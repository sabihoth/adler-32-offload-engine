==> flow/design.v <==
module adler32(
    input clock,
    input rst_n,
    input size_valid,
    input [31:0] size,
    input data_start,
    input [7:0] data,
    output checksum_valid,
    output [31:0] checksum
);
    wire last;     
    reg sumValid;
    adler32_acc acc1(
        .clk( clock ),
        .rst_n( rst_n ),
        .data ( data ),
        .checksum( checksum ),
        .checksum_valid( checksum_valid ),
        .data_start( data_start )
    );
    size_count cnt1(
        .rst_n( rst_n ),
        .clock ( clock ),
        .size_valid( size_valid ),
        .data_start( data_start ),
        .size ( size ),
        .last ( last )    
    );
  always @( posedge clock )begin
      sumValid <= last;
  end
  assign checksum_valid = sumValid;
endmodule
module adler32_acc(
    input clk,
    input rst_n,
    input [7:0] data,
    input checksum_valid,
    input data_start,
    output [31:0] checksum
);
    reg [16:0] A;
    reg [16:0] B;
    always @( posedge clk )begin
      if( !rst_n || checksum_valid || data_start ) begin
        A <= 16'h0001;
        B <= 16'h0000;
      end
      else begin
          A = A + data;
          if(A >= 16'hFFF1)
            A = A - 16'hFFF1;
          else begin
           A = A;
	end
          B = B + A;
          if(B >= 16'hFFF1)
             B = B - 16'hFFF1;
            else 
              B = B;
    end
  end
assign checksum = {B[15:0],A[15:0]};
endmodule
module size_count(
    input rst_n,
    input clock,
    input size_valid,
    input data_start,
    input [31:0] size,
    output  last
);
wire [31:0] v_size;
wire  valid;
reg [31:0] vr_size;
reg once;
wire done;
size_set U1(
    .rst_n( rst_n ),
    .clock( clock ),
    .size_valid( size_valid ),
    .size( size ),
    .v_size( v_size )
);
valid_set U2(
    .rst_n( rst_n ),
    .clock( clock ),
    .data_start( data_start ),
    .done ( done ),
    .valid( valid )
);
always @( posedge clock )begin
      if( !rst_n )begin
        once <= 0;
	vr_size <=0;
	end
      else begin
        if( valid )begin
          if(once==0)begin
            vr_size <= v_size-1;
            once <= 1;	
          end
          if( vr_size >= 1)
          vr_size <= vr_size - 1;
        end
        else begin
          vr_size <= vr_size;
	 once <= 0;
	end
      end
end
assign last = ( vr_size  ==  1 );
assign done = last;
endmodule
module size_set(
    input rst_n,
    input clock,
    input size_valid,
    input [31:0] size,
    output reg [31:0] v_size
);
always @( posedge clock )begin
    if( !rst_n )
      v_size <= 0;
    else begin
      if( size_valid )
        v_size <= size;
      else
        v_size <= v_size;
    end
end
endmodule
module valid_set(
    input rst_n,
    input clock,
    input data_start,
    input done,
    output reg valid
);
always @( posedge clock )begin
    if( !rst_n )
      valid <= 0;
    else begin
      if( data_start )
        valid <= 1;
      else begin
      if( done )
	valid <=0;
      else
	valid <= valid;
	end
    end
end
endmodule
---- Reports on adler32 ----
What the tools print for adler32, step after step.
Line numbers count from 1 in the design file above.
Library cell names are shortened.
Not given: -
design
  top ..................................... adler32
  clock input ............................. clock
  library ................................. sky130hd
  library corner .......................... tt_025C_1v80

---- Word-level counts ----
Counts by Yosys on the flattened word-level netlist (proc, flatten, opt, wreduce; memories kept). Register bits leave out memories and registers merged into their read ports (data or address). Print and check cells are left out. Cells with the same type and inputs are merged into one.
storage and ports
  bits in registers ....................... 101
  bits of input ports ..................... 44
  output and inout port bits .............. 33
  word-level cells ........................ 31
operators by class
  $add $sub $neg .......................... 6
  magnitude comparators ................... 3
  eq/ne operators ......................... 2
  muxes and demuxes ....................... 7
  reductions and logical operators ........ 6
operators with widths
  operator                                                              count
  subtractor 32 x 1 -> 32 bit (second input constant)                   2
  two-way mux 32 bit                                                    2
  two-way mux 17 bit                                                    3
  subtractor 17 x 16 -> 17 bit (second input constant)                  2
  greater-or-equal comparator 17 x 16 -> 1 bit (second input constant)  2
  greater-or-equal comparator 32 x 1 -> 1 bit (second input constant)   1
  equality test 32 x 1 -> 1 bit (second input constant)                 1
  adder 17 bit                                                          1
  adder 17 x 8 -> 17 bit                                                1
  AND reduction 2 bit                                                   2
  logical OR 1 bit                                                      2
  inequality test 2 bit (second input constant)                         1
  nonzero test 2 bit                                                    1
  two-way mux 1 bit                                                     2
  zero test 1 bit                                                       1

---- Logic depth ----
Longest topological path by Yosys (ltp), each cell counted once; first at word level (registers and memories cut), then after technology mapping (sequential cells cut; the memories' decode and read muxes count).
logic depth
  word-level depth ........................ 7
  ABC_AREA ................................ 0
  depth in mapped cells ................... 26

---- Synthesis result ----
Source: synth_stat.txt of the flow (Yosys; design flattened, memories mapped). It holds for the ABC_AREA given above (unset counts as 0); a run with the other value may have another netlist.
cell types
  cell      count  area in all (um^2)
  dfxtp_1   101    2.02E+03
  ha_1      31     387.872
  mux2i_1   36     360.346
  xnor2_1   38     332.819
  a21oi_1   63     315.302
  nor2b_1   48     300.288
  nand2_1   69     258.998
  buf_4     33     247.738
  xor2_1    27     236.477
  nor2_1    58     217.709
  o21ai_0   42     210.202
  nor3_1    36     180.173
  nand3_1   28     140.134
  and2_1    20     125.12
  inv_1     29     108.854
  clkbuf_1  26     97.594
  a21o_1    12     90.086
  o211ai_1  11     82.579
Not listed: further types 71, cells in them 199.
mapped netlist
  cells in the netlist .................... 907
  cell area after synthesis ............... 7335.8 um^2
  mapped flip-flops ....................... 101
  buffer cells ............................ 66
By module: a second synthesis without flattening, with its own total; a netlist apart from the flattened one above.
unflattened totals
  cells (unflattened synthesis) ........... 957
  area total of the unflattened synthesis .. 7847.5 um^2
Each row is one instance without its submodules.
modules
  module       instances  cells  area (um^2)
  adler32_acc  1          492    3847.4
  size_count   1          358    2695.1
  size_set     1          103    1243.7
  valid_set    1          3      41.3
  adler32      1          1      20.0

---- Path before layout ----
Source: OpenSTA report_checks on the synthesized netlist (no wires, ideal clock, input and output delay 20% of the period each), path of least setup slack; recovery checks are left aside. Register names are those of the netlist, which keeps one name where synthesis merged equal registers.
path post-synthesis
  path kind ............................... input -> register
  start ................................... input port data[0]
  end ..................................... register acc1.B[13]
  clock period ............................ 7530 ps
  library setup time ...................... 59 ps
  arrival ................................. 7631 ps
  required time ........................... 7471 ps
  setup slack ............................. -160 ps
  delay of the path ....................... 6184 ps
  stages on the path ...................... 22
  path buffers ............................ 0
  synthesis period reached ................ 7690 ps
"delay of the path" is the arrival time less input delay plus setup time.
"stages on the path" counts driving pins, that of a launching flip-flop among them; a cell with two outputs on the path counts twice.
"synthesis period reached" = period - worst setup slack (recovery checks aside). The figure is calculated, with input and output delays left at 20% of the set period.
The rows between start and end are the longest chain of elaborated cells between them; the timing report does not say that the signal goes this way. Where chains are equally long, one stands for them.
A line is the first line of the expression or statement that the cell stems from. Yosys adds cells for indexed reads and writes and turns some case tables into memories.
A register here has more assigning lines than the two given.
between the ends, post-synthesis
  cell sequence ........................... ha_1 inv_1 fa_1 nor2b_1 o31a_2 o21a_1 or4b_4 nor4_4 o31ai_2 o31ai_1 o21ai_0 fa_1 a211oi_1 o21ai_1 a2111o_1 o311ai_0 or3b_1 nor4b_1 nand4b_1 and3_4 or4_1 nand2_1
  length of the longest elaborated chain .. 7
  elaborated cells between the ends (all ways) .. 9
  RTL lines with such cells ............... 7
  those cells by class .................... add/sub (4); compare (2); mux (3)
RTL lines, path post-synthesis
  element                       RTL line  RTL
  start, declared               7         input [7:0] data,
  adder 17 x 8 -> 17 bit        50        A = A + data;
  subtractor 17 x 16 -> 17 bit  52        A = A - 16'hFFF1;
  two-way mux 17 bit            51        if(A >= 16'hFFF1)
  two-way mux 17 bit            45        if( !rst_n || checksum_valid || data_start ) begin
  adder 17 bit                  56        B = B + A;
  subtractor 17 x 16 -> 17 bit  58        B = B - 16'hFFF1;
  two-way mux 17 bit            57        if(B >= 16'hFFF1)
  end, assigned                 56
  end, assigned                 58
  end, declared                 43        reg [16:0] B;

---- Worst path after layout ----
From the final timing report of record 1: the path of least setup slack in the routed layout; clock arrival at registers is part of the times.
The path's times are printed in steps of 10 ps; the period is the one set.
path after layout
  path kind ............................... input -> register
  start ................................... input port data[0]
  end ..................................... register acc1.B[13]
  clock period ............................ 7610 ps
  library setup time ...................... 50 ps
  arrival ................................. 7660 ps
  required time ........................... 7920 ps
  setup slack ............................. 260 ps
  stages on the path ...................... 26
  path buffers ............................ 5
The rows between start and end are the longest chain of elaborated cells between them; the timing report does not say that the signal goes this way. Where chains are equally long, one stands for them.
A register here has more assigning lines than the two given.
between the ends, after layout
  cell sequence ........................... clkdlybuf4s50_1 ha_1 buf_4 buf_4 a211oi_4 nor2_2 o311ai_4 or4b_4 nor4_4 o31ai_4 o31a_2 buf_4 nor2_1 xor2_1 ha_4 o211ai_1 o21ai_2 buf_6 o2111ai_4 a31o_2 a21oi_1 xor2_1 or4_4 and3_4 or4_1 nand2_1
  length of the longest elaborated chain .. 7
  elaborated cells between the ends (all ways) .. 9
  RTL lines with such cells ............... 7
  those cells by class .................... add/sub (4); compare (2); mux (3)
RTL lines, path after layout
  element                       RTL line  RTL
  start, declared               7         input [7:0] data,
  adder 17 x 8 -> 17 bit        50        A = A + data;
  subtractor 17 x 16 -> 17 bit  52        A = A - 16'hFFF1;
  two-way mux 17 bit            51        if(A >= 16'hFFF1)
  two-way mux 17 bit            45        if( !rst_n || checksum_valid || data_start ) begin
  adder 17 bit                  56        B = B + A;
  subtractor 17 x 16 -> 17 bit  58        B = B - 16'hFFF1;
  two-way mux 17 bit            57        if(B >= 16'hFFF1)
  end, assigned                 56
  end, assigned                 58
  end, declared                 43        reg [16:0] B;

Wiki page: adler32 / flow data

2 stored runs of adler32 in the flow (synthesis by Yosys, layout by OpenROAD, sky130hd cells), in arbitrary order. Constraints: input delay and output delay 20% of the set period each, output load 0.01 pF.
"time on the worst setup path": the worst setup path's part of the clock period (all of it between registers, 20% less for each end at a port) less its slack. A launch clock that arrives late makes it longer, a capture clock that arrives late makes it shorter.
"time on the worst setup path" is known to 10 ps.

---- record 1 ----
settings
  period_ns = 7.61
  CORE_UTILIZATION = 33
  PLACE_DENSITY = 0.51
  CELL_PAD_IN_SITES_DETAIL_PLACEMENT = 0
  TNS_END_PERCENT = 5
  GPL_ROUTABILITY_DRIVEN = 1
  SLEW_MARGIN = 30
  MIN_ROUTING_LAYER = met1
  CAP_MARGIN = 20
  CORE_MARGIN = 2
results
  area of the synthesized netlist ......... 7335.8 um^2
  total die area .......................... 23438.1 um^2
  standard-cell area of the final layout .. 9472.8 um^2
  setup slack of the worst path ........... 257 ps
  total negative slack on setup checks .... 0 ps
  time on the worst setup path ............ 5830 ps
  worst setup path kind ................... input -> register

---- record 2 ----
settings
  period_ns = 8.89
  SETUP_SLACK_MARGIN = 1.22
  CAP_MARGIN = 20
  CORE_MARGIN = 2
  CORE_UTILIZATION = 40
  SLEW_MARGIN = 20
results
  area of the synthesized netlist ......... 7335.8 um^2
  total die area .......................... 19439.3 um^2
  standard-cell area of the final layout .. 9064.9 um^2
  setup slack of the worst path ........... 1321 ps
  total negative slack on setup checks .... 0 ps
  time on the worst setup path ............ 5790 ps
  worst setup path kind ................... input -> register
